==> flow/design.v <==
module Arr2x2(Err_mac, Err_mult,
             w1_in, w2_in,
             a1_in, a2_in,
             c1_out, c2_out,
             clk, rst_n, hold);
input [7:0] w1_in, w2_in, a1_in, a2_in;
input clk, rst_n, hold;
input Err_mac, Err_mult;
output [23:0] c1_out, c2_out;
wire [7:0] w11_out, w21_out, w12_out, w22_out;
wire [7:0] a11_out, a21_out, a12_out, a22_out;
wire [23:0] c11_out, c21_out, c12_out, c22_out;
PEreg PE11(Err_mac, Err_mult, w1_in, a1_in, 24'sh00_0000, w11_out, a11_out, c11_out, clk, rst_n, hold);
PEreg PE21(Err_mac, Err_mult, w2_in, a11_out, 24'sh00_0000, w21_out, a21_out, c21_out, clk, rst_n, hold);
PEreg PE12(Err_mac, Err_mult, w11_out, a2_in, c11_out, w12_out, a12_out, c12_out, clk, rst_n, hold);
PEreg PE22(Err_mac, Err_mult, w21_out, a12_out, c21_out, w22_out, a22_out, c22_out, clk, rst_n, hold);
assign c1_out = c12_out;
assign c2_out = c22_out;
endmodule
module MUX16(s,l,r,o);
input signed [15:0] l, r;
input s;
output signed [15:0] o;
reg [15:0] o;
always @ (*)
begin
    case(s)
        1'b0 : o = l;
        1'b1 : o = r;
    endcase
end
endmodule
module MUX24(s,l,r,o);
input signed [23:0] l, r;
input s;
output signed [23:0] o;
reg [23:0] o;
always @ (*)
begin
    case(s)
        1'b0 : o = l;
        1'b1 : o = r;
    endcase
end
endmodule
module MUX8(s,l,r,o);
input signed [7:0] l, r;
input s;
output signed [7:0] o;
reg [7:0] o;
always @ (*)
begin
    case(s)
        1'b0 : o = l;
        1'b1 : o = r;
    endcase
end
endmodule
module PE(Err_mac, Err_mult, w_in, a_in, c_in, c_out);
input signed [7:0] w_in, a_in;
input signed [23:0] c_in;
input Err_mac , Err_mult;
output signed [23:0] c_out;
wire signed [15:0] product;
wire signed [7:0] shift;
wire signed [15:0] acc_in;
wire signed [23:0] acc_out;
assign product = w_in * a_in;
MUX8 sft(w_in[1],{1'b0,a_in[6:0]},{a_in[6:0],1'b0},shift);
MUX16 bypass_mult(Err_mult,product,{8'h00,shift},acc_in);
MUX24 bypass_MAC(Err_mac,acc_out,c_in,c_out);
assign acc_out = c_in + acc_in;
endmodule
module PEreg(Err_mac, Err_mult, w_in, a_in, c_in, w_out, a_out, c_out, clk, rst_n, hold);
input signed [7:0] w_in, a_in;
input signed [23:0] c_in;
input Err_mac , Err_mult;
input clk;
input rst_n;
input hold;
output signed [7:0] w_out, a_out;
output signed [23:0] c_out;
wire signed [23:0] p_sum;
PE PE_no_reg(Err_mac, Err_mult, w_out, a_out, c_in, p_sum);
REG8_hold regW(clk, rst_n, w_in, w_out, hold);
REG8_hold regA(clk, rst_n, a_in, a_out, 1'b0);
REG24_hold regC(clk, rst_n, p_sum, c_out, 1'b0);
endmodule
module REG24_hold(clk,rst_n,in,out,s);
parameter N=24;
input clk,s,rst_n;
input signed [N-1:0] in;
output signed [N-1:0] out;
reg signed [N-1:0] in_wire;
reg signed [N-1:0] out;
always @ (*)
begin
    case(s)
    1'b0:in_wire <= in;
    1'b1:in_wire <= out;
    endcase
end
always @ (posedge clk or negedge rst_n)
begin
    if (!rst_n) out <= {N{1'b0}};
    else out <= in_wire;
end
endmodule
module REG8_hold(clk,rst_n,in,out,s);
parameter N=8;
input clk,s,rst_n;
input signed [N-1:0] in;
output signed [N-1:0] out;
reg signed [N-1:0] in_wire;
reg signed [N-1:0] out;
always @ (*)
begin
    case(s)
    1'b0:in_wire <= in;
    1'b1:in_wire <= out;
    endcase
end
always @ (posedge clk or negedge rst_n)
begin
    if (!rst_n) out <= {N{1'b0}};
    else out <= in_wire;
end
endmodule
* Step by step through the tools: Arr2x2 *
Tool output for the design above, in the order of the flow.
Line numbers count from 1 in the design file above.
Operators carry their Yosys type and port widths (W data, S select, Z words).
Library cell names are shortened.
A cell with n/a has no value.

inputs
  design top = Arr2x2
  clock input = clk
  library = sky130hd
  library corner = tt_025C_1v80

* Elaborated design *
Source: Yosys, flattened and elaborated, memories not mapped. Widths are those after wreduce. Registers that Yosys merges into a memory's read port (data or address) are not register bits. Print and check cells do not count. Equal cells are merged and count once.

storage and ports
  register bits after elaboration = 160
  input bits = 37
  output and inout port bits = 48
  word-level cells = 40

operators by class
  muxes and demuxes = 16
  add/subtract/negate cells = 2
  bitwise gates (word level) = 6
  multipliers = 4

operators by type and width
  cell              number
  $mul A8 B8 Y16    4
  $pmux W24 S2      4
  $pmux W16 S2      4
  $pmux W8 S2       4
  $add A24 B16 Y24  2
  $mux W8           4
  $not A1 Y1        6

* Logic depth *
Yosys ltp: most cells in a row. Word level: on the elaborated netlist, between registers, memories and ports. Mapped: between sequential cells and ports; inverters and the memories' decode and read muxes count.

depth
  depth in word-level cells = 5
  ABC_AREA = 0
  gate-level depth with buffers = 24
  gate-level depth less buffers = 23

* Netlist *
The flow's flattened synthesis, as Yosys stat reports it; memories are mapped. The netlist is that of the ABC_AREA named above (0 if unset); the other value can give another one.
Totals and module areas in this step are rounded.

synthesis totals
  standard cells after synthesis = 1730
  cell area after synthesis = 16600 sq um
  sequential area = 3600 sq um
  buffers = 50
  mapped flip-flops = 144

cell types
  cell      number  total area (sq um)
  fa_1      222     4.44E+03
  dfrtp_1   144     3.6E+03
  ha_1      148     1.85E+03
  inv_1     321     1.2E+03
  and2_1    160     1000.96
  a21oi_1   84      420.403
  mux2_2    37      416.65
  nand2_1   110     412.896
  xnor2_1   41      359.094
  nor2_1    92      345.331
  xor2_1    35      306.544
  o21ai_0   51      255.245
  clkbuf_1  45      168.912
  a211oi_1  22      165.158
  nor2b_1   23      143.888
  a31oi_1   21      131.376
  nand2b_1  20      125.12
  a21o_1    16      120.115

Other cell types: 46; their cells: 138.
By module: a second synthesis without flattening, with its own total; a netlist apart from the flattened one above.

second synthesis, totals
  cell total of the unflattened synthesis = 2365
  area (unflattened synthesis) = 24600 sq um

Rows give one instance, submodules left out.

by module
  module      area (sq um)  instances  cells  seq. area (sq um)
  PE          3710          4          451    0.0
  REG24_hold  997           4          51     601
  REG8_hold   332           8          17     200
  MUX24       397           4          27     0.0
  MUX16       249           4          18     0.0
  MUX8        131           4          9      0.0
  PEreg       3.8           4          1      0.0
  Arr2x2      3.8           1          1      0.0

* Worst setup path after synthesis *
Path of least setup slack by OpenSTA after synthesis, without wires, with an ideal clock, recovery checks aside; 20% of the period is set as input and as output delay. Where synthesis merged equal registers, the netlist keeps one of their names.

timing path after synthesis
  path type = flip-flop to flip-flop
  from = reg PE22.regW.out[7]
  to = reg PE22.regC.out[14]
  library setup time = 125 ps
  clock period = 5080 ps
  arrival time = 5390 ps
  buffers on the path = 1
  path slack = -434 ps
  launch time at the first pin = 0 ps
  driving pins on the path = 24
  data required time = 4955 ps
  path delay = 5515 ps
  synthesis period reached = 5514 ps

"path delay" = arrival - input delay + setup time.
"driving pins on the path" counts driving pins, that of a launching flip-flop among them; a cell with two outputs on the path counts twice.
"synthesis period reached" = period - worst setup slack (recovery checks aside). The figure is calculated, with input and output delays left at 20% of the set period.
Between the ends stands the longest chain of elaborated cells between them, by number of cells; it is not shown to be the way that was timed. Of several equally long chains one is given.
Each line given opens the expression or statement behind the cell; cells for indexed reads and writes are added by Yosys, which also makes memories of some case tables.

between the ends, after synthesis
  cell sequence = dfrtp_1 > clkbuf_1 > and2_1 > fa_1 > inv_1 > fa_1 > inv_1 > fa_1 > inv_1 > fa_1 > inv_1 > ha_1 > or3_1 > o221a_2 > o31ai_1 > xor2_1 > nor2_1 > ha_1 > inv_1 > a21oi_1 > a21oi_1 > a31oi_1 > xor2_1 > mux2_2
  length of the longest elaborated chain = 4
  elaborated cells between the ends (all ways) = 4
  source lines of those cells = 4
  those cells by class = add/sub: 1; mul: 1; mux: 2

ends and longest elaborated chain, after synthesis
  what              line  source
  start, declared   113   output signed [N-1:0] out;
  start, assigned   125   if (!rst_n) out <= {N{1'b0}};
  start, assigned   126   else out <= in_wire;
  $mul A8 B8 Y16    68
  $pmux W16 S2      27    case(s)
  $add A24 B16 Y24  72    assign acc_out = c_in + acc_in;
  $pmux W24 S2      40    case(s)
  end, assigned     105   if (!rst_n) out <= {N{1'b0}};
  end, assigned     106   else out <= in_wire;
  end, declared     93    output signed [N-1:0] out;

* Timing after layout *
From the final timing report of entry B: the path of least setup slack in the routed layout; clock arrival at registers is part of the times.
The path's times are printed in steps of 10 ps; the period is the one set.

timing path after layout
  path type = flip-flop to flip-flop
  from = reg PE22.regA.out[5]
  to = reg PE22.regC.out[15]
  arrival time = 5780 ps
  clock period = 3780 ps
  launch time at the first pin = 510 ps
  data required time = 4170 ps
  driving pins on the path = 22
  buffers on the path = 1
  path slack = -1610 ps
  library setup time = 100 ps

Between the ends stands the longest chain of elaborated cells between them, by number of cells; it is not shown to be the way that was timed. Of several equally long chains one is given.

between the ends, after layout
  cell sequence = dfrtp_2 > buf_6 > and2_1 > fa_1 > fa_1 > fa_1 > inv_1 > fa_1 > inv_1 > ha_2 > or3_4 > o221a_4 > o31ai_4 > xor2_1 > nor2_1 > ha_1 > nand3_2 > nor2_1 > a221o_1 > a21oi_2 > nand4_1 > o311ai_2
  length of the longest elaborated chain = 4
  elaborated cells between the ends (all ways) = 5
  source lines of those cells = 5
  those cells by class = add/sub: 1; mul: 1; mux: 3

ends and longest elaborated chain, after layout
  what              line  source
  start, declared   113   output signed [N-1:0] out;
  start, assigned   125   if (!rst_n) out <= {N{1'b0}};
  start, assigned   126   else out <= in_wire;
  $mul A8 B8 Y16    68
  $pmux W16 S2      27    case(s)
  $add A24 B16 Y24  72    assign acc_out = c_in + acc_in;
  $pmux W24 S2      40    case(s)
  end, assigned     105   if (!rst_n) out <= {N{1'b0}};
  end, assigned     106   else out <= in_wire;
  end, declared     93    output signed [N-1:0] out;

Wiki page: Arr2x2 / flow data

Record of 2 stored runs of the RTL-to-layout flow on Arr2x2, platform sky130hd. The runs are unordered. Constraints: input delay and output delay 20% of the set period each, output load 0.01 pF.
"achieved clock period" is the run's clock period less its worst setup slack. It is reckoned from that one timing run; input and output delays stay at 20% of the period that was set.
"allowed time less slack (worst setup path)": the worst setup path's part of the clock period (all of it between registers, 20% less for each end at a port) less its slack. A launch clock that arrives late makes it longer, a capture clock that arrives late makes it shorter.
"allowed time less slack (worst setup path)" is known to 10 ps.
Measured values are rounded.
A setting shown as . is not set for that run.
A result given as . is not shown for that run.

name                                             entry A  entry B
period_ns                                        3.45     3.78
CORE_UTILIZATION                                 72       15
PLACE_DENSITY                                    0.66     .
CORE_ASPECT_RATIO                                1.08     1.84
CELL_PAD_IN_SITES_GLOBAL_PLACEMENT               3        1
ABC_AREA                                         1        .
GPL_TIMING_DRIVEN                                1        1
CTS_CLUSTER_SIZE                                 89       .
CTS_CLUSTER_DIAMETER                             375      240
MIN_ROUTING_LAYER                                met2     .
CAP_MARGIN                                       20       20
CORE_MARGIN                                      2        10
SLEW_MARGIN                                      20       5
PLACE_DENSITY_LB_ADDON                           .        0.24
GPL_ROUTABILITY_DRIVEN                           .        1
MAX_ROUTING_LAYER                                .        met5
utilization in the final report (%)              .        22.6
area of the synthesized netlist (sq um)          .        16600
die area (sq um)                                 .        125000
worst slack on setup checks (ps)                 .        -1610
achieved clock period (ps)                       .        5388
sum of negative setup slack (ps)                 .        -53400
standard-cell area after layout (sq um)          .        24900
allowed time less slack (worst setup path) (ps)  .        5390
worst path kind                                  .        flip-flop to flip-flop

Entry A: stopped before the end: placement reported GPL-0301
